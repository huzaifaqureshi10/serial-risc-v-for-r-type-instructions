==> flow/design.v <==
module programMem(
    input wire[31:0] address,
	 input clk,
	 input reset,
    output reg ins,
	 output reg [35:0] i,
	 output reg [31:0] insbuffer
);
reg[7:0] ROM[0:47];
always @(*) begin    
    ROM[0] = 8'b00101111;  
    ROM[1] = 8'b00110101;                 
    ROM[2] = 8'b00111010;                 
    ROM[3] = 8'b11111110;  
    ROM[4] = 8'b00011101; 
    ROM[5] = 8'b01010101;   		   
    ROM[6] = 8'b11111110;           
    ROM[7] = 8'b11001100;  
    ROM[8] = 8'h93; 
    ROM[9] = 8'h03; 
    ROM[10] = 8'h10; 
    ROM[11] = 8'h00; 
    ROM[12] = 8'h13; 
    ROM[13] = 8'h0E; 
    ROM[14] = 8'hE0;  
    ROM[15] = 8'h00; 
    ROM[16] = 8'h93;  
    ROM[17] = 8'h0F; 
    ROM[18] = 8'h00;  
    ROM[19] = 8'h00;  
    ROM[20] = 8'h93;   
    ROM[21] = 8'h0E; 
    ROM[22] = 8'h03; 
    ROM[23] = 8'h00;  
    ROM[24] = 8'h33;   
    ROM[25] = 8'h03; 
    ROM[26] = 8'h73; 
    ROM[27] = 8'h00;  
    ROM[28] = 8'h93;  
    ROM[29] = 8'h83; 
    ROM[30] = 8'h0E; 
    ROM[31] = 8'h00;  
    ROM[32] = 8'h93;  
    ROM[33] = 8'h0F; 
    ROM[34] = 8'h03; 
    ROM[35] = 8'h00;  
    ROM[36] = 8'h93;  
    ROM[37] = 8'h82; 
    ROM[38] = 8'h12;  
    ROM[39] = 8'h00;  
    ROM[40] = 8'hE3;  
    ROM[41] = 8'hC6; 
    ROM[42] = 8'hC2; 
    ROM[43] = 8'hFF;  
    ROM[44] = 8'h6F;  
    ROM[45] = 8'hF0; 
    ROM[46] = 8'h5F; 
    ROM[47] = 8'hFD;  
    insbuffer = {ROM[address +3], ROM[address + 2], ROM[address + 1], ROM[address]};
	 end
always@(posedge clk) begin 
if (reset || i ==98) begin 
 i <= 0;
 ins <= 0;
 end
 else begin 
if (i<32) ins <= insbuffer[i];  
i <= i +1;
end
end
endmodule
==> From RTL to reports: programMem <==
The steps from the RTL of programMem to its reports follow in flow order.
Lines are those of the file above, counted from 1.
Operators: Yosys type, input widths -> output width; for muxes data width and select width s.
Cell names lack the library's common part.
{ "design": {"top": "programMem", "clock_port": "clk", "cell_library": "sky130hd", "pvt_corner": "tt_025C_1v80"} }

==> After elaboration <==
Yosys after proc, flatten, opt, wreduce and memory -nomap, before mapping. Enables and synchronous resets that opt folds into registers are not counted as muxes. Print and check cells are not counted. Equal cells are merged and count once.
Memory sizes are those after Yosys's memory passes, which may raise the word count (mostly to a power of two), join words into wider ones and drop unused or constant bits.
{ "classes": {"add_sub_neg": 4, "cmp": 1, "n_eq": 1, "n_shift": 1, "reduce_logical": 1} }
{ "ops": {"columns": ["cell", "n"], "rows": [
  ["$shiftx 32x36->1", 1],
  ["$add 36x1->36 const B", 1],
  ["$lt 36x6->1 const B", 1],
  ["$eq 36x7->1 const B", 1],
  ["$add 6x2->6 const B", 2],
  ["$add 6x1->6 const B", 1],
  ["$logic_or 1x1->1", 1]
]} }
{ "bits": {"regBits": 37, "rom_bits": 2048, "memories": 4, "in_bits": 34, "out_inout_bits": 69} }
{ "mem_list": {"columns": ["name", "words", "word_bits", "read_ports", "write_ports", "line", "text"], "rows": [
  ["(no name shown)", 64, 8, 1, 0, 59, "insbuffer = {ROM[address +3], ROM[address + 2], ROM[address + 1], ROM[address]};"],
  ["(no name shown)", 64, 8, 1, 0, 59, null],
  ["(no name shown)", 64, 8, 1, 0, 59, null],
  ["(no name shown)", 64, 8, 1, 0, 59, null]
]} }

==> Longest topological paths <==
Longest topological path by Yosys (ltp), each cell counted once; first at word level (registers and memories cut), then after technology mapping (sequential cells cut; the memories' decode and read muxes count).
{ "depth": {"word_depth": 2, "ABC_AREA": 1, "mapped_depth": 20} }

==> After synthesis <==
The flow's flattened synthesis, as Yosys stat reports it; memories are mapped. The netlist is that of the ABC_AREA named above (0 if unset); the other value can give another one.
{ "by_type": {"columns": ["type", "n", "type_area_um2"], "rows": [
  ["nand2_1", 318, 1.19E+03],
  ["dfxtp_1", 37, 740.71],
  ["nand3_1", 142, 710.682],
  ["nor2_1", 75, 281.52],
  ["inv_1", 57, 213.955],
  ["o21ai_0", 36, 180.173],
  ["ha_1", 14, 175.168],
  ["a21oi_1", 26, 130.125],
  ["nand4_1", 17, 106.352],
  ["nand2_2", 16, 100.096],
  ["nor3_1", 18, 90.086],
  ["buf_2", 14, 70.067],
  ["xor2_1", 8, 70.067],
  ["o211ai_1", 9, 67.565],
  ["buf_4", 7, 52.55],
  ["and2_1", 8, 50.048],
  ["nor4_1", 8, 50.048],
  ["buf_6", 3, 33.782]
]} }
Not listed: further types 27, cells in them 65.
{ "mapped": {"cells": 878, "area_um2": 4792.1, "ff_cells": 37} }

==> Path before layout <==
Source: OpenSTA report_checks on the synthesized netlist (no wires, ideal clock, input and output delay 20% of the period each), path of least setup slack; recovery checks are left aside. Register names are those of the netlist, which keeps one name where synthesis merged equal registers.
{ "synth_timing": {"kind": "input port to output port", "start": "input address[2]", "end": "output insbuffer[23]", "tclk_ns": 4.42, "input_delay_ns": 0.884, "output_delay_ns": 0.884, "t_first_pin_ns": 0.884, "t_arrival_ns": 2.442, "path_slack_ns": 1.094, "path_delay_ns": 1.558, "driving_pins": 11, "path_buffers": 3, "synth_period_reached_ns": 3.326} }
"path_delay_ns" = arrival - input delay + setup time.
A path that ends at an output port has no setup time.
"driving_pins": output pins that drive a net of the path, with the launching flip-flop's if there is one; two outputs of one cell count as two.
"synth_period_reached_ns" is the clock period less the worst setup slack; recovery checks do not enter. This is arithmetic on one report: input and output delays are still those of the set period (20% each).
The rows between start and end are the longest chain of elaborated cells between them; the timing report does not say that the signal goes this way. Where chains are equally long, one stands for them.
A line is the first line of the expression or statement that the cell stems from. Yosys adds cells for indexed reads and writes and turns some case tables into memories.
A memory read counts as a cell of the chain, while the word-level depth stops at memories.
{ "synth_between": {"cell_sequence": "buf_2 -> inv_1 -> buf_4 -> ha_1 -> clkbuf_1 -> nand2_1 -> nand2_1 -> nand2_1 -> nand3_1 -> nand3_1 -> and2_1", "elab_chain_cells": 2, "cells_between": 2, "cone_lines": 1, "classes_between": "add/sub: 1; memory: 1"} }
{ "synth_rtl": {"columns": ["item", "line", "text"], "rows": [
  ["start, declared", 2, "input wire[31:0] address,"],
  ["$add 6x2->6", 59, "insbuffer = {ROM[address +3], ROM[address + 2], ROM[address + 1], ROM[address]};"],
  ["$mem_v2 64x8", 59, null],
  ["end, declared", 7, "output reg [31:0] insbuffer"]
]} }

==> Path in the finished layout <==
Path of least setup slack in the final report of run 1 (OpenROAD, finished layout, wires in). Where an end is a register, its clock arrival counts in the times.
{ "layout_timing": {"kind": "input port to output port", "start": "input address[3]", "end": "output insbuffer[8]", "tclk_ns": 2.75, "input_delay_ns": 0.55, "output_delay_ns": 0.55, "t_first_pin_ns": 0.55, "t_arrival_ns": 2.18, "path_slack_ns": 0.02, "driving_pins": 12, "path_buffers": 4} }
The rows between start and end are the longest chain of elaborated cells between them; the timing report does not say that the signal goes this way. Where chains are equally long, one stands for them.
A memory read counts as a cell of the chain, while the word-level depth stops at memories.
{ "layout_between": {"cell_sequence": "clkdlybuf4s15_2 -> buf_12 -> inv_2 -> nand3_1 -> nand2_4 -> buf_4 -> nand3_1 -> nand2_1 -> nand2_1 -> nand3_1 -> nand2_1 -> dlygate4sd2_1", "elab_chain_cells": 2, "cells_between": 2, "cone_lines": 1, "classes_between": "add/sub: 1; memory: 1"} }
{ "layout_rtl": {"columns": ["item", "line", "text"], "rows": [
  ["start, declared", 2, "input wire[31:0] address,"],
  ["$add 6x1->6", 59, "insbuffer = {ROM[address +3], ROM[address + 2], ROM[address + 1], ROM[address]};"],
  ["$mem_v2 64x8", 59, null],
  ["end, declared", 7, "output reg [31:0] insbuffer"]
]} }

Lab notebook: programMem

Measured data: module programMem, platform sky130hd, 2 stored runs of the flow under differing settings, order arbitrary. Input and output delays are each 20% of the period that was set; the output load is 0.01 pF.
"achieved clock period (ns)" is the run's clock period less its worst setup slack. It is reckoned from that one timing run; input and output delays stay at 20% of the period that was set.
"worst setup path time (ns)" means the part of the period allowed to the worst setup path (the constraints hold back 20% at inputs and 20% at outputs) less its slack; where the path has registers, the arrival times of their clocks count too.
"finish__power__total" is the tool's figure for a default switching activity; nothing was simulated.

settings of run 1
{
  "period_ns": 2.75,
  "CORE_UTILIZATION": 35,
  "HOLD_SLACK_MARGIN": 0.03,
  "CORE_ASPECT_RATIO": 0.82,
  "TNS_END_PERCENT": 100,
  "ABC_AREA": 1,
  "GPL_TIMING_DRIVEN": 1,
  "CTS_CLUSTER_SIZE": 22,
  "CTS_CLUSTER_DIAMETER": 256,
  "SLEW_MARGIN": 5,
  "MAX_ROUTING_LAYER": "met4",
  "CAP_MARGIN": 20,
  "CORE_MARGIN": 2
}
report of run 1
yosys chip area after synthesis (um^2): 4792.1
finish__design__die__area: 14648.3
finish__design__instance__utilization: 0.5654
finish__timing__setup__ws: 0.025
finish__timing__setup__tns: 0.000
finish__timing__hold__ws: 0.494
finish__power__total: 2.443e-03
achieved clock period (ns): 2.725
worst setup path time (ns): 1.63
worst setup path kind: input port to output port

settings of run 2
{
  "period_ns": 4.34,
  "CORE_UTILIZATION": 50,
  "CAP_MARGIN": 20,
  "CORE_MARGIN": 2,
  "SLEW_MARGIN": 20
}
report of run 2
yosys chip area after synthesis (um^2): 5245.0
finish__design__die__area: 11325.2
finish__design__instance__utilization: 0.7446
finish__timing__setup__ws: 0.001
finish__timing__setup__tns: 0.000
finish__timing__hold__ws: 0.530
finish__power__total: 1.476e-03
achieved clock period (ns): 4.339
worst setup path time (ns): 2.60
worst setup path kind: input port to output port
