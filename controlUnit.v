==> flow/design.v <==
module controlUnit(
    input ins,
    input wire brnch,
    input clk,
	 input reset,
	 output reg [35:0] i,         
	 output reg [31:0]insbuffer,   
    output reg [3:0]aluCont,  
    output reg rdEn,
    output reg DMwriteEn,
    output reg pcloadEn,
    output reg [1:0] rdmuxSel,   
    output reg alumux1sel,
    output reg alumux2sel,
    output reg [2:0]imm    
    );
always@(posedge clk) begin 
if (reset || i==98) begin
i <= 0;
insbuffer <= 0;
end
else begin
if(i<32) begin  
 insbuffer <= insbuffer >> 1; 
 insbuffer[31] <= ins; 
 end
else if(i == 65 ) begin  
aluCont <= {insbuffer[30], insbuffer[14:12]};
end
else if(66<i && i<97) begin  
rdEn <= 1;
end
	 i <= i+1;
end
end
endmodule
Reports on controlUnit. Tool output for the design above, in the order of the flow. Line numbers count from 1 in the design file above. Library cell names are shortened. A cell with - has no value.

Design top: controlUnit. Clock port: clk. Standard-cell library: sky130hd. Corner: tt_025C_1v80.

Word-level counts. Source: Yosys, flattened and elaborated, memories not mapped. Widths are those after wreduce. Registers that Yosys merges into a memory's read port (data or address) are not register bits. Print and check cells do not count. Equal cells are merged and count once.

Under $add $sub $neg stands 1. $mul: 0. The figure for div/mod/pow operators is 0. The figure for $lt $le $gt $ge is 1. The entry for equality and inequality tests reads 2. The figure for shift operators is 0. Under muxes and demuxes stands 0. Bitwise operators: 2. Reductions and logical operators: 2.

Operators by type and width (number): 36-bit by 7-bit equality test with 1-bit output (second input constant) (2); 36-bit by 1-bit adder with 36-bit output (second input constant) (1); 36-bit by 6-bit < comparator with 1-bit output (second input constant) (1); 3-bit AND reduction (1); 1-bit inverter (2); 1-bit logical OR (1).

The entry for flip-flop bits (word level) reads 72. The figure for latch bits is 0. The figure for RAM bits is 0. The entry for ROM bits reads 0. The figure for word width x clocked read ports is 0. Under memories stands 0. Input port bits: 4. The figure for output and inout bits is 82. The entry for elaborated cells reads 12.

Depth. Depth = most cells in a row (Yosys ltp): at word level without a register or memory, in the mapped netlist without a sequential cell, where the memories' decode and read muxes count.

Word-level depth: 4. The entry for ABC_AREA reads 0. Gate-level depth with buffers: 8.

Mapped cells and area. The flow's flattened synthesis, as Yosys stat reports it; memories are mapped. The netlist is that of the ABC_AREA named above (0 if unset); the other value can give another one. Totals and module areas in this step are rounded.

Cell types: dfxtp_1 (number 68, total area 1.36E+03 um^2); mux2i_1 (number 32, total area 320.307 um^2); nor2_2 (number 32, total area 200.192 um^2); nor2_1 (number 46, total area 172.666 um^2); xor2_1 (number 18, total area 157.651 um^2); xnor2_1 (number 16, total area 140.134 um^2); edfxtp_1 (number 4, total area 120.115 um^2); buf_4 (number 13, total area 97.594 um^2); nand4_1 (number 14, total area 87.584 um^2); nor4_1 (number 12, total area 75.072 um^2); nand3_1 (number 12, total area 60.058 um^2); nand2_1 (number 14, total area 52.55 um^2); nor4_4 (number 2, total area 42.541 um^2); ha_1 (number 3, total area 37.536 um^2); buf_6 (number 3, total area 33.782 um^2); nor3_1 (number 6, total area 30.029 um^2); and4_1 (number 3, total area 26.275 um^2); and3_1 (number 4, total area 25.024 um^2).

Not listed: further types 16, cells in them 29.

Mapped cells: 331. Under synthesis area stands 3200 um^2. For sequential area the number is 1500 um^2. The entry for flip-flops reads 72. The figure for buffer cells is 23.

Path before layout. Path of least setup slack by OpenSTA after synthesis, without wires, with an ideal clock, recovery checks aside; 20% of the period is set as input and as output delay. Where synthesis merged equal registers, the netlist keeps one of their names.

Kind: reg-to-reg. Start: register i[16]. End: register insbuffer[10]. The figure for clock period is 2200 ps. The figure for library setup time is 121 ps. For launch time at the first pin the number is 0 ps. For data arrival time the number is 1735 ps. The entry for data required time reads 2079 ps. For path slack the number is 345 ps. The figure for path delay is 1856 ps. The entry for driving pins on the path reads 8. The entry for buffers on the path reads 2. The entry for synthesis period reached reads 1855 ps.

"path delay" is the arrival time less input delay plus setup time. "driving pins on the path": output pins that drive a net of the path, with the launching flip-flop's if there is one; two outputs of one cell count as two. "synthesis period reached" is the clock period less the worst setup slack; recovery checks do not enter. This is arithmetic on one report: input and output delays are still those of the set period (20% each). The rows between start and end are the longest chain of elaborated cells between them; the timing report does not say that the signal goes this way. Where chains are equally long, one stands for them. Each line given opens the expression or statement behind the cell; cells for indexed reads and writes are added by Yosys, which also makes memories of some case tables.

Cells stage by stage: dfxtp_1 > clkbuf_1 > nor4_1 > nand4_1 > nor4_4 > buf_6 > mux2i_1 > nor2_2. For length of the longest elaborated chain the number is 2. The figure for elaborated cells between the ends (all ways) is 3. For source lines of those cells the number is 2. Those cells by class: 1 x compare; 1 x eq/ne; 1 x reduce/logical.

RTL lines, path post-synthesis: start, declared (line 6) `output reg [35:0] i,`; start, assigned (line 19) `i <= 0;`; start, assigned (line 33) `i <= i+1;`; 36-bit by 7-bit equality test with 1-bit output (line 18) `if (reset || i==98) begin`; 1-bit logical OR (line 18); end, assigned (line 20) `insbuffer <= 0;`; end, assigned (line 24) `insbuffer <= insbuffer >> 1;`; end, declared (line 7) `output reg [31:0]insbuffer,`.

Worst path after layout. From the final timing report of entry A: the path of least setup slack in the routed layout; clock arrival at registers is part of the times. The path's times are printed in steps of 10 ps; the period is the one set.

Kind: reg-to-reg. Start: register i[20]. End: register insbuffer[1]. The figure for clock period is 1680 ps. The figure for library setup time is 110 ps. For launch time at the first pin the number is 330 ps. For data arrival time the number is 2090 ps. The entry for data required time reads 1910 ps. For path slack the number is -190 ps. The entry for driving pins on the path reads 9. The entry for buffers on the path reads 3.

The rows between start and end are the longest chain of elaborated cells between them; the timing report does not say that the signal goes this way. Where chains are equally long, one stands for them.

Cells stage by stage: dfxtp_2 > nor4_4 > nand4_1 > buf_4 > nor4_4 > buf_6 > buf_12 > mux2i_2 > nor2_2. For length of the longest elaborated chain the number is 2. The figure for elaborated cells between the ends (all ways) is 3. For source lines of those cells the number is 2. Those cells by class: 1 x compare; 1 x eq/ne; 1 x reduce/logical.

RTL lines, path post-layout: start, declared (line 6) `output reg [35:0] i,`; start, assigned (line 19) `i <= 0;`; start, assigned (line 33) `i <= i+1;`; 36-bit by 7-bit equality test with 1-bit output (line 18) `if (reset || i==98) begin`; 1-bit logical OR (line 18); end, assigned (line 20) `insbuffer <= 0;`; end, assigned (line 24) `insbuffer <= insbuffer >> 1;`; end, declared (line 7) `output reg [31:0]insbuffer,`.

==> runs of controlUnit <==
Measured results for controlUnit: 2 stored runs of the Yosys and OpenROAD flow on sky130hd. The settings differ; the order carries no meaning. The constraints put input and output delay at 20% of the set period each and load the outputs with 0.01 pF. "worst path time" is the time allowed to the run's worst setup path (the clock period less input and output delay, where it has them) less its slack. Clock arrival times count: a late capture clock shortens it, a late launch clock lengthens it. "power consumption": no workload was simulated; the value follows from the tool's default switching activity. "worst path time" is known to 10 ps. The measured numbers are rounded.

Entry A has these settings: period_ns 1.68; CORE_UTILIZATION 36; SETUP_SLACK_MARGIN 0.28; PLACE_DENSITY_LB_ADDON 0.07; CORE_ASPECT_RATIO 0.51; CELL_PAD_IN_SITES_GLOBAL_PLACEMENT 3; CTS_CLUSTER_SIZE 42; CAP_MARGIN 20; CORE_MARGIN 2; SLEW_MARGIN 20. The smallest setup slack stands at -190 ps. The power consumption is 3900 uW. For the post-route worst hold slack the run shows 500 ps. The post-layout utilization reads 58%. For the die outline area the run shows 9800 um^2. The standard-cell area of the final layout comes to 5000 um^2. For the worst path time the run shows 1870 ps. Worst setup path kind: reg-to-reg. The synthesized cell area stands at 3200 um^2.

Entry B has these settings: period_ns 1.32; CAP_MARGIN 20; CORE_MARGIN 2; CORE_UTILIZATION 40; SLEW_MARGIN 20. The smallest setup slack stands at -640 ps. For the worst path time the run shows 1960 ps. Worst setup path kind: reg-to-reg. For the post-route worst hold slack the run shows 460 ps. The power consumption is 4400 uW. The standard-cell area of the final layout comes to 5500 um^2. The post-layout utilization reads 71%. The synthesized cell area stands at 3200 um^2. For the die outline area the run shows 8800 um^2.
